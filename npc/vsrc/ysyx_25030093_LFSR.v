==> flow/design.v <==
module random_delay_generator (
    input wire [LFSR_WIDTH-1:0] dynamic_seed,   
    input wire clock,           
    input wire reset,       
    input wire request,        
    output reg ready     
);
    parameter LFSR_WIDTH = 8;            
    parameter MAX_DELAY = 20;           
    reg [LFSR_WIDTH-1:0] lfsr;          
    reg [LFSR_WIDTH-1:0] delay_counter;  
    reg [LFSR_WIDTH-1:0] target_delay;   
    reg delay_active;                    
    wire lfsr_feedback = lfsr[7] ^ lfsr[5] ^ lfsr[4] ^ lfsr[3];
    always @(posedge clock ) begin
        if (reset) begin
            lfsr <= dynamic_seed;
            delay_counter <= 0;
            target_delay <= 0;
            delay_active <= 0;
            ready <= 0;
        end else begin
            if (request && !delay_active) begin
                delay_active <= 1;
                ready <= 0;
                target_delay <= lfsr % (MAX_DELAY + 1);
                lfsr <= {lfsr[LFSR_WIDTH-2:0], lfsr_feedback};
            end
            if (delay_active) begin
                if (delay_counter < target_delay) begin
                    delay_counter <= delay_counter + 1;
                end else begin
                    delay_counter <= 0;
                    delay_active <= 0;
                    ready <= 1;
                end
            end else begin
                ready <= 0;
            end
        end
    end
endmodule
# Reports on random_delay_generator
# What the tools print for random_delay_generator, step after step.
# Line numbers count from 1 in the design file above.
# Library cell names are shortened.
# The mark - stands for no value.
# inputs
design,random_delay_generator
clock,clock
lib,sky130hd
pvt_corner,tt_025C_1v80

# After elaboration
# Source: Yosys, flattened and elaborated, memories not mapped. Widths are those after wreduce. Registers that Yosys merges into a memory's read port (data or address) are not register bits. Print and check cells do not count. Equal cells are merged and count once.
# bits
out_inout_bits,1
word_cells,25
register_bits,26
# op_classes
div_mod_pow,1
n_logic,4
equal,1
add_sub_neg,1
mux,8
reduce_and_logical,4
compare,1
# op_table
operator,n
8-bit by 5-bit modulo with 32-bit output (second input constant),1
8-bit two-way mux,3
8-bit by 1-bit adder with 8-bit output (second input constant),1
8-bit less-than comparator,1
1-bit two-way mux,5
1-bit XOR,3
2-bit != test (second input constant),1
2-bit nonzero test,1
2-bit OR reduction,1
1-bit logical AND,1
1-bit inverter,1
1-bit logical NOT,1

# Depth
# Yosys ltp: most cells in a row. Word level: on the elaborated netlist, between registers, memories and ports. Mapped: between sequential cells and ports; inverters and the memories' decode and read muxes count.
# logic_depth
ltp_word,5
ABC_AREA,0
mapped_depth,19
depth_no_buf,18

# After synthesis
# Yosys stat after the flow's synthesis: flattened, memories mapped to cells. It holds for the ABC_AREA given above (unset counts as 0); a run with the other value may have another netlist.
# mapped
buffers,14
yosys_area_mm2,0.0026325
cells,306
seqArea_mm2,0.0006006
flip_flops,26
# types
cell,n,area_total_um2
dfxtp_1,18,360.346
edfxtp_1,8,240.23
ha_1,13,162.656
nand2_1,31,116.362
o21ai_0,19,95.091
nor2_1,22,82.579
xnor2_1,9,78.826
a21o_1,10,75.072
inv_1,19,71.318
a21oi_1,14,70.067
xor2_1,7,61.309
nor3_4,3,48.797
buf_6,4,45.043
mux2_2,4,45.043
nand3_1,9,45.043
mux2i_1,4,40.038
a32oi_1,4,35.034
o21ai_4,2,32.531
# Not listed: further types 65, cells in them 106.

# Path before layout
# Path of least setup slack by OpenSTA after synthesis, without wires, with an ideal clock, recovery checks aside; 20% of the period is set as input and as output delay. Where synthesis merged equal registers, the netlist keeps one of their names.
# synth_timing
path_kind,register to register
start,register lfsr[3]
end,register (name not given)
required_time_ns,4.497
path_buffers,1
launch_ns,0.000
period_ns,4.58
driving_pins,20
setup_slack_ns,0.484
setup_ns,0.083
delay_ns,4.097
arrival_time_ns,4.014
period_less_setup_slack_ns,4.096
# "delay_ns" is the arrival time less input delay plus setup time.
# "driving_pins": output pins that drive a net of the path, with the launching flip-flop's if there is one; two outputs of one cell count as two.
# "period_less_setup_slack_ns" is the clock period less the worst setup slack; recovery checks do not enter. This is arithmetic on one report: input and output delays are still those of the set period (20% each).
# The rows between start and end are the longest chain of elaborated cells between them; the timing report does not say that the signal goes this way. Where chains are equally long, one stands for them.
# Each line given opens the expression or statement behind the cell; cells for indexed reads and writes are added by Yosys, which also makes memories of some case tables.
# synth_via
cell_sequence,edfxtp_1 -> buf_6 -> o21ai_4 -> nand2_1 -> ha_1 -> nand2b_1 -> a221oi_2 -> a21oi_1 -> or2_2 -> ha_1 -> o211ai_4 -> nand2_1 -> xnor2_1 -> inv_1 -> ha_1 -> nor2b_1 -> nor3_4 -> o21ai_4 -> a2111o_1 -> o221ai_1
elab_chain_len,1
# synth_lines
item,line_no,rtl
"start, declared",10,reg [LFSR_WIDTH-1:0] lfsr;
"start, assigned",17,lfsr <= dynamic_seed;
"start, assigned",27,"lfsr <= {lfsr[LFSR_WIDTH-2:0], lfsr_feedback};"
8-bit by 5-bit modulo with 32-bit output,26,
"end, assigned",19,
"end, assigned",26,
"end, declared",12,

# Worst path after layout
# From the final timing report of job 2: the path of least setup slack in the routed layout; clock arrival at registers is part of the times.
# layout_timing
path_kind,register to register
start,register lfsr[3]
end,register (name not given)
period_ns,4.69
driving_pins,19
arrival_time_ns,4.02
path_buffers,0
setup_ns,0.07
setup_slack_ns,0.88
launch_ns,0.27
required_time_ns,4.89
# The rows between start and end are the longest chain of elaborated cells between them; the timing report does not say that the signal goes this way. Where chains are equally long, one stands for them.
# layout_via
cell_sequence,edfxtp_1 -> o21ai_4 -> nand2_2 -> ha_4 -> nand2b_4 -> a221oi_4 -> a21oi_2 -> or2_4 -> ha_4 -> o211ai_4 -> nand2_2 -> xnor2_2 -> inv_2 -> ha_2 -> nor2b_2 -> nor3_4 -> o21ai_4 -> a2111o_1 -> o221ai_1
elab_chain_len,1
# layout_lines
item,line_no,rtl
"start, declared",10,reg [LFSR_WIDTH-1:0] lfsr;
"start, assigned",17,lfsr <= dynamic_seed;
"start, assigned",27,"lfsr <= {lfsr[LFSR_WIDTH-2:0], lfsr_feedback};"
8-bit by 5-bit modulo with 32-bit output,26,
"end, assigned",19,
"end, assigned",26,
"end, declared",12,

# Settings and measured results of 2 stored flow runs for module random_delay_generator (sky130hd), not sorted in any way. The constraints put input and output delay at 20% of the set period each and load the outputs with 0.01 pF.
# By "timing.achieved_period_ns" is meant the clock period of the run minus its worst setup slack. This is arithmetic on one report: input and output delays are still those of the set period (20% each).
# "worst_path_ns" means the part of the period allowed to the worst setup path (the constraints hold back 20% at inputs and 20% at outputs) less its slack; where the path has registers, the arrival times of their clocks count too.
# "design_power_mw" is the tool's figure for a default switching activity; nothing was simulated.
# Among the settings, . means not set for that run.
# Results: . = not shown.
run,period_ns,CORE_UTILIZATION,CELL_PAD_IN_SITES_GLOBAL_PLACEMENT,GPL_ROUTABILITY_DRIVEN,CTS_CLUSTER_SIZE,CTS_CLUSTER_DIAMETER,SLEW_MARGIN,CAP_MARGIN,CORE_MARGIN,SETUP_SLACK_MARGIN,PLACE_DENSITY_LB_ADDON,TNS_END_PERCENT,post_synth_area_mm2,design.die.area_mm2,post_route_stdcell_area_mm2,final_util_pct,fin_ws_ns,setupTns_ns,hold_ws_ns,design_power_mw,timing.achieved_period_ns,worst_path_ns,timing.worst_path_kind
job 1,5.79,48,3,1,59,188,30,20,2,.,.,.,.,.,.,.,.,.,.,.,.,.,.
job 2,4.69,60,1,0,.,.,40,35,4,0.76,0.16,20,0.0026325,0.0055116,0.0029829,72.5,0.876,0.000,0.490,1.735,3.814,3.81,register to register
# Job 1: no final report: placement broke off with GPL-0301
